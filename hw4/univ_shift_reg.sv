==> flow/design.v <==
module univ_shift_reg
   #(parameter N=8)
   (
    input  logic clk, reset,
    input  logic [1:0] ctrl,
    input  logic [N-1:0] d,
    output logic [N-1:0] q
   );
   logic [N-1:0] r_reg, r_next;
   always_ff @(posedge clk, posedge reset)
      if (reset)
         r_reg <= 0;
      else
         r_reg <= r_next;
   always_comb
      case(ctrl)
        2'b00: r_next = r_reg;                   
        2'b01: r_next = {r_reg[N-2:0], d[0]};    
        2'b10: r_next = {d[N-1], r_reg[N-1:1]};  
        default: r_next = d;                     
      endcase
   assign q = r_reg;
endmodule
Step by step through the tools: univ_shift_reg
Tool output for the design above, in the order of the flow.
Lines are those of the file above, counted from 1.
Operators carry their Yosys type and port widths (W data, S select, Z words).
Cell names lack the library's common part.
Not given: n/a
Inputs
  design top: univ_shift_reg
  clock: clk
  cell library: sky130hd
  library corner: tt_025C_1v80

Word level
Counts by Yosys on the flattened word-level netlist (proc, flatten, opt, wreduce; memories kept). Register bits leave out memories and registers merged into their read ports (data or address). Print and check cells are left out. Cells with the same type and inputs are merged into one.
Bit counts
  input bits: 12
  register bits after elaboration: 8
  elaborated cells: 5
  output and inout port bits: 8
Operators by class
  mux-type cells: 1
  reductions and logical operators: 1
  equality and inequality tests: 2
Operators by type and width (count)
  $pmux W8 S3: 1
  $eq A2 B1 Y1 const B: 1
  $eq A2 B2 Y1 const B: 1
  $logic_not A2 Y1: 1

Depth
Yosys ltp: most cells in a row. Word level: on the elaborated netlist, between registers, memories and ports. Mapped: between sequential cells and ports; inverters and the memories' decode and read muxes count.
Logic depth
  depth after elaboration: 2
  ABC_AREA: 0
  mapped depth: 6

Netlist
The flow's flattened synthesis, as Yosys stat reports it; memories are mapped. The netlist is that of the ABC_AREA named above (0 if unset); the other value can give another one.
Synthesis totals
  flip-flop cells: 8
  cell count: 51
  chip area (Yosys): 555.5 um^2
  sequential part of the area: 200.2 um^2
Cell types (count)
  dfrtp_1: 8
  a221oi_2: 6
  nor3_2: 6
  ha_1: 3
  nor2b_1: 6
  nor3_1: 6
  buf_4: 3
  a32oi_1: 2
  nand2b_4: 1
  nand2b_1: 2
  inv_1: 3
  o21ai_1: 2
  nand2_1: 2
  buf_2: 1

Worst setup path after synthesis
Path of least setup slack by OpenSTA after synthesis, without wires, with an ideal clock, recovery checks aside; 20% of the period is set as input and as output delay. Where synthesis merged equal registers, the netlist keeps one of their names.
Path after synthesis
  path kind: input -> register
  start: in ctrl[0]
  end: reg r_reg[6]
  path slack: 0.151 ns
  library setup time: 0.127 ns
  driving pins on the path: 6
  required time: 1.233 ns
  path buffers: 1
  period: 1.36 ns
  arrival time: 1.082 ns
  path delay: 0.937 ns
  external input delay: 0.272 ns
  synthesis period reached: 1.209 ns
"path delay" is the arrival time less input delay plus setup time.
"driving pins on the path": output pins that drive a net of the path, with the launching flip-flop's if there is one; two outputs of one cell count as two.
"synthesis period reached" = period - worst setup slack (recovery checks aside). The figure is calculated, with input and output delays left at 20% of the set period.
Between the ends stands the longest chain of elaborated cells between them, by number of cells; it is not shown to be the way that was timed. Of several equally long chains one is given.
Each line given opens the expression or statement behind the cell; cells for indexed reads and writes are added by Yosys, which also makes memories of some case tables.
On the way, after synthesis
  cells stage by stage: inv_1 ha_1 buf_4 nand2b_4 a221oi_2 nor3_2
  cells in the longest elaborated chain: 2
  elaborated cells between the ends (all ways): 4
  source lines of those cells: 1
  classes of those cells: eq/ne (2); mux (1); reduce/logical (1)
Ends and longest elaborated chain, after synthesis
  from (decl): RTL line 5  | input  logic [1:0] ctrl,
  $eq A2 B2 Y1: RTL line 16  | case(ctrl)
  $pmux W8 S3: RTL line 16
  to (assign): RTL line 12  | r_reg <= 0;
  to (assign): RTL line 14  | r_reg <= r_next;
  to (decl): RTL line 9  | logic [N-1:0] r_reg, r_next;

Path in the finished layout
Path of least setup slack in the final report of run 1 (OpenROAD, finished layout, wires in). Where an end is a register, its clock arrival counts in the times.
Path post-layout
  path kind: register -> register
  start: reg r_reg[2]
  end: reg r_reg[1]
  period: 0.711 ns
  required time: 0.84 ns
  arrival time: 1.09 ns
  library setup time: 0.12 ns
  path buffers: 1
  driving pins on the path: 4
  path slack: -0.25 ns
Between the ends stands the longest chain of elaborated cells between them, by number of cells; it is not shown to be the way that was timed. Of several equally long chains one is given.
On the way, post-layout
  cells stage by stage: dfrtp_1 buf_6 a221oi_2 nor3_2
  cells in the longest elaborated chain: 1
  elaborated cells between the ends (all ways): 1
  source lines of those cells: 1
  classes of those cells: mux (1)
Ends and longest elaborated chain, post-layout
  from (decl): RTL line 9  | logic [N-1:0] r_reg, r_next;
  from (assign): RTL line 12  | r_reg <= 0;
  from (assign): RTL line 14  | r_reg <= r_next;
  $pmux W8 S3: RTL line 16  | case(ctrl)
  to (assign): RTL line 12
  to (assign): RTL line 14
  to (decl): RTL line 9

# Flow runs of univ_shift_reg

Top module univ_shift_reg; platform sky130hd; tools Yosys and OpenROAD; 2 stored runs in no particular order. Input and output delays are each 20% of the period that was set; the output load is 0.01 pF.
By "period achieved" is meant the clock period of the run minus its worst setup slack. This is arithmetic on one report: input and output delays are still those of the set period (20% each).
"worst path time" means the part of the period allowed to the worst setup path (the constraints hold back 20% at inputs and 20% at outputs) less its slack; where the path has registers, the arrival times of their clocks count too.
By "total power after layout" is meant OpenSTA's value without simulated activity: inputs other than the clock are taken to toggle once in ten clock periods, and the tool carries that through the logic.

==> run 1: settings <==
{ "period_ns": 0.711, "CORE_UTILIZATION": 25, "PLACE_DENSITY_LB_ADDON": 0.07, "CORE_MARGIN": 9, "CELL_PAD_IN_SITES_DETAIL_PLACEMENT": 0, "TNS_END_PERCENT": 90, "SLEW_MARGIN": 20, "CAP_MARGIN": 20 }
==> run 1: results <==
total power after layout: 1.746 mW
setup slack of the critical path: -0.252 ns
worst path time: 0.96 ns
critical path type: register -> register
die outline area: 4243.2 um^2
standard-cell area after routing: 1009.7 um^2
area of the synthesized netlist: 555.5 um^2
period achieved: 0.963 ns
final design utilization: 49.4 %
final setup TNS: -3.385 ns

==> run 2: settings <==
{ "period_ns": 1.94, "CORE_UTILIZATION": 16, "PLACE_DENSITY_LB_ADDON": 0.28, "GPL_TIMING_DRIVEN": 1, "GPL_ROUTABILITY_DRIVEN": 1, "CAP_MARGIN": 35, "CORE_MARGIN": 2, "SLEW_MARGIN": 20 }
==> run 2: results <==
die outline area: 3959.6 um^2
final design utilization: 24.4 %
worst path time: 1.30 ns
critical path type: input -> register
total power after layout: 0.5529 mW
final setup TNS: 0.000 ns
standard-cell area after routing: 813.3 um^2
setup slack of the critical path: 0.256 ns
period achieved: 1.684 ns
area of the synthesized netlist: 555.5 um^2
