==> flow/design.v <==
module reg_file
   #(
    parameter DATA_WIDTH = 8,  
              ADDR_WIDTH = 2   
   )
   (
    input  logic clk,
    input  logic wr_en,
    input  logic [ADDR_WIDTH-1:0] w_addr, r_addr,
    input  logic [DATA_WIDTH-1:0] w_data,
    output logic [DATA_WIDTH-1:0] r_data
   );
   logic [DATA_WIDTH-1:0] array_reg [0:2**ADDR_WIDTH-1];
   always_ff @(posedge clk)
      if (wr_en)
         array_reg[w_addr] <= w_data;
   assign r_data = array_reg[r_addr];
endmodule
Step by step through the tools: reg_file. What the tools print for reg_file, step after step. Line numbers count from 1 in the design file above. Library cell names are shortened. Not given: -

Top module: reg_file. Clock: clk. Library: sky130hd. Corner: tt_025C_1v80.

After elaboration. Counts by Yosys on the flattened word-level netlist (proc, flatten, opt, wreduce; memories kept). Register bits leave out memories and registers merged into their read ports (data or address); mux counts leave out enables and synchronous resets folded into registers. Print and check cells are left out. Cells with the same type and inputs are merged into one. Memory sizes are those after Yosys's memory passes, which may raise the word count (mostly to a power of two), join words into wider ones and drop unused or constant bits.

The figure for register bits after elaboration is 0. The figure for bits in writable memories is 32. Memories: 1. The entry for output and inout bits reads 8. Cells after elaboration: 4.

The figure for multiplexer cells is 3.

Memory list: array_reg (depth 4, bits a word 8, rd ports 1, wr ports 1, line 13) `logic [DATA_WIDTH-1:0] array_reg [0:2**ADDR_WIDTH-1];`.

Operator list (number): two-way mux 8 bit (1); two-way mux 2 bit (1); two-way mux 1 bit (1).

Logic depth. Yosys ltp: most cells in a row. Word level: on the elaborated netlist, between registers, memories and ports. Mapped: between sequential cells and ports; inverters and the memories' decode and read muxes count.

Under depth after elaboration stands 1. The figure for ABC_AREA is 0. Under depth in mapped cells stands 2. Depth with buffers taken out: 1.

After synthesis. Source: synth_stat.txt of the flow (Yosys; design flattened, memories mapped). It holds for the ABC_AREA given above (unset counts as 0); a run with the other value may have another netlist. Totals and module areas in this step are rounded.

Cell types: edfxtp_1 (number 32, area in all 960.922 um^2); mux4_2 (number 8, area in all 180.173 um^2); and3b_1 (number 2, area in all 17.517 um^2); buf_6 (number 1, area in all 11.261 um^2); nor3b_1 (number 1, area in all 7.507 um^2); and3_1 (number 1, area in all 6.256 um^2); clkbuf_2 (number 1, area in all 5.005 um^2).

The figure for standard cells after synthesis is 46. For synthesis area the number is 1200 um^2. The entry for sequential area reads 960 um^2. Flip-flops: 32.

Timing after synthesis. OpenSTA on the mapped netlist: ideal clock, no wires. The path of least setup slack (recovery checks aside). Input and output delay are each 20% of the period. Register names are those of the netlist, which keeps one name where synthesis merged equal registers.

Path type: input to output. From: in r_addr[0]. To: out r_data[0]. The entry for clock period reads 2.84 ns. External output delay: 0.568 ns. The entry for data arrival time reads 1.233 ns. Required time: 2.272 ns. The entry for path slack reads 1.039 ns. For path delay the number is 0.665 ns. For stages on the path the number is 2. Buffers on the path: 1. The entry for synthesis period reached reads 1.801 ns.

"path delay" is the arrival time less input delay plus setup time. At an output port there is no setup time. "stages on the path": output pins that drive a net of the path, with the launching flip-flop's if there is one; two outputs of one cell count as two. "synthesis period reached" is the clock period less the worst setup slack; recovery checks do not enter. This is arithmetic on one report: input and output delays are still those of the set period (20% each). Between the ends stands the longest chain of elaborated cells between them, by number of cells; it is not shown to be the way that was timed. Of several equally long chains one is given. A line is the first line of the expression or statement that the cell stems from. Yosys adds cells for indexed reads and writes and turns some case tables into memories. A memory read counts as a cell of the chain, while the word-level depth stops at memories.

Cell sequence: buf_6 -> mux4_2. Under length of the longest elaborated chain stands 1. Elaborated cells on any way between the ends: 1. Under RTL lines with such cells stands 1.

Ends and longest elaborated chain, after synthesis: from (decl) (line 9) `input  logic [ADDR_WIDTH-1:0] w_addr, r_addr,`; memory (4 x 8 bit) (line 13) `logic [DATA_WIDTH-1:0] array_reg [0:2**ADDR_WIDTH-1];`; to (decl) (line 11) `output logic [DATA_WIDTH-1:0] r_data`.

Timing after layout. From the final timing report of flow run A: the path of least setup slack in the routed layout; clock arrival at registers is part of the times.

Path type: register to output. From: mem array_reg[2][0]. To: out r_data[0]. The entry for clock period reads 1.33 ns. External output delay: 0.27 ns. The entry for data arrival time reads 1.27 ns. Required time: 1.06 ns. The entry for path slack reads -0.20 ns. For stages on the path the number is 3. Buffers on the path: 1.

Between the ends stands the longest chain of elaborated cells between them, by number of cells; it is not shown to be the way that was timed. Of several equally long chains one is given. A memory read counts as a cell of the chain, while the word-level depth stops at memories.

Cell sequence: edfxtp_1 -> mux4_2 -> buf_6. Under length of the longest elaborated chain stands 1. Elaborated cells on any way between the ends: 1. Under RTL lines with such cells stands 1.

Ends and longest elaborated chain, after layout: from (decl) (line 13) `logic [DATA_WIDTH-1:0] array_reg [0:2**ADDR_WIDTH-1];`; memory (4 x 8 bit) (line 13); to (decl) (line 11) `output logic [DATA_WIDTH-1:0] r_data`.

Lab notebook: reg_file

Design reg_file on sky130hd. What follows are 2 stored runs of the flow, each under its own settings; their order means nothing. The constraints put input and output delay at 20% of the set period each and load the outputs with 0.01 pF. By "achieved clock period" is meant the clock period of the run minus its worst setup slack. This is arithmetic on one report: input and output delays are still those of the set period (20% each). By "worst path time" is meant the share of the clock period that the worst setup path is allowed (20% is reserved at inputs, 20% at outputs), minus its slack. Clock arrival times at its registers enter into it. "total design power" is the tool's figure for a default switching activity; nothing was simulated. The measured numbers are rounded.

Files of flow run A:
==> flow/run.sh <==
#!/bin/bash
# the make line also repeats the synthesis and layout settings of config.mk as NAME=value (left out here)
make -C /OpenROAD-flow-scripts/flow DESIGN_CONFIG=/design/flow/config.mk WORK_HOME=/design/flow/orfs CLKGATE_MAP_FILE= finish
==> flow/config.mk <==
export PLATFORM = sky130hd
export DESIGN_NAME = reg_file
export DESIGN_NICKNAME = reg_file
export VERILOG_FILES = /design/flow/design.v
export SDC_FILE = /design/flow/constraint.sdc
export NUM_CORES = 4
export LEC_CHECK = 0
export CAP_MARGIN = 15
export CELL_PAD_IN_SITES_DETAIL_PLACEMENT = 1
export CELL_PAD_IN_SITES_GLOBAL_PLACEMENT = 1
export CORE_MARGIN = 2
export CORE_UTILIZATION = 25
export CTS_CLUSTER_SIZE = 45
export GPL_ROUTABILITY_DRIVEN = 0
export GPL_TIMING_DRIVEN = 0
export PLACE_DENSITY = 0.82
export SETUP_SLACK_MARGIN = 0.11
export SLEW_MARGIN = 20
export TNS_END_PERCENT = 10
==> flow/constraint.sdc <==
create_clock -name core_clock -period 1.33 [get_ports {clk}]
set_input_delay 0.2660 -clock core_clock [delete_from_list [all_inputs] [get_ports {clk}]]
set_output_delay 0.2660 -clock core_clock [all_outputs]
set_load 0.01 [all_outputs]

Results of flow run A. For the achieved clock period the run shows 1.534 ns. The worst path time comes to 1.27 ns. Worst setup path type: register to output. The full die area reads 5,300 um^2. The lowest setup slack comes to -0.20 ns. The total design power comes to 2.0 mW. The measured cell area after synthesis is 1,200 um^2. For the area of the standard cells in the finished layout the run shows 1,500 um^2.

Files of flow run B:
==> flow/run.sh <==
#!/bin/bash
# the make line also repeats the synthesis and layout settings of config.mk as NAME=value (left out here)
make -C /OpenROAD-flow-scripts/flow DESIGN_CONFIG=/design/flow/config.mk WORK_HOME=/design/flow/orfs CLKGATE_MAP_FILE= finish
==> flow/config.mk <==
export PLATFORM = sky130hd
export DESIGN_NAME = reg_file
export DESIGN_NICKNAME = reg_file
export VERILOG_FILES = /design/flow/design.v
export SDC_FILE = /design/flow/constraint.sdc
export NUM_CORES = 4
export LEC_CHECK = 0
export CAP_MARGIN = 20
export CORE_MARGIN = 2
export CORE_UTILIZATION = 40
export SETUP_SLACK_MARGIN = -0.07
export SLEW_MARGIN = 20
==> flow/constraint.sdc <==
create_clock -name core_clock -period 1.36 [get_ports {clk}]
set_input_delay 0.2720 -clock core_clock [delete_from_list [all_inputs] [get_ports {clk}]]
set_output_delay 0.2720 -clock core_clock [all_outputs]
set_load 0.01 [all_outputs]

Results of flow run B. For the achieved clock period the run shows 1.592 ns. The worst path time comes to 1.32 ns. Worst setup path type: register to output. The full die area reads 3,400 um^2. The lowest setup slack comes to -0.23 ns. The total design power comes to 1.8 mW. The measured cell area after synthesis is 1,200 um^2. For the area of the standard cells in the finished layout the run shows 1,600 um^2.
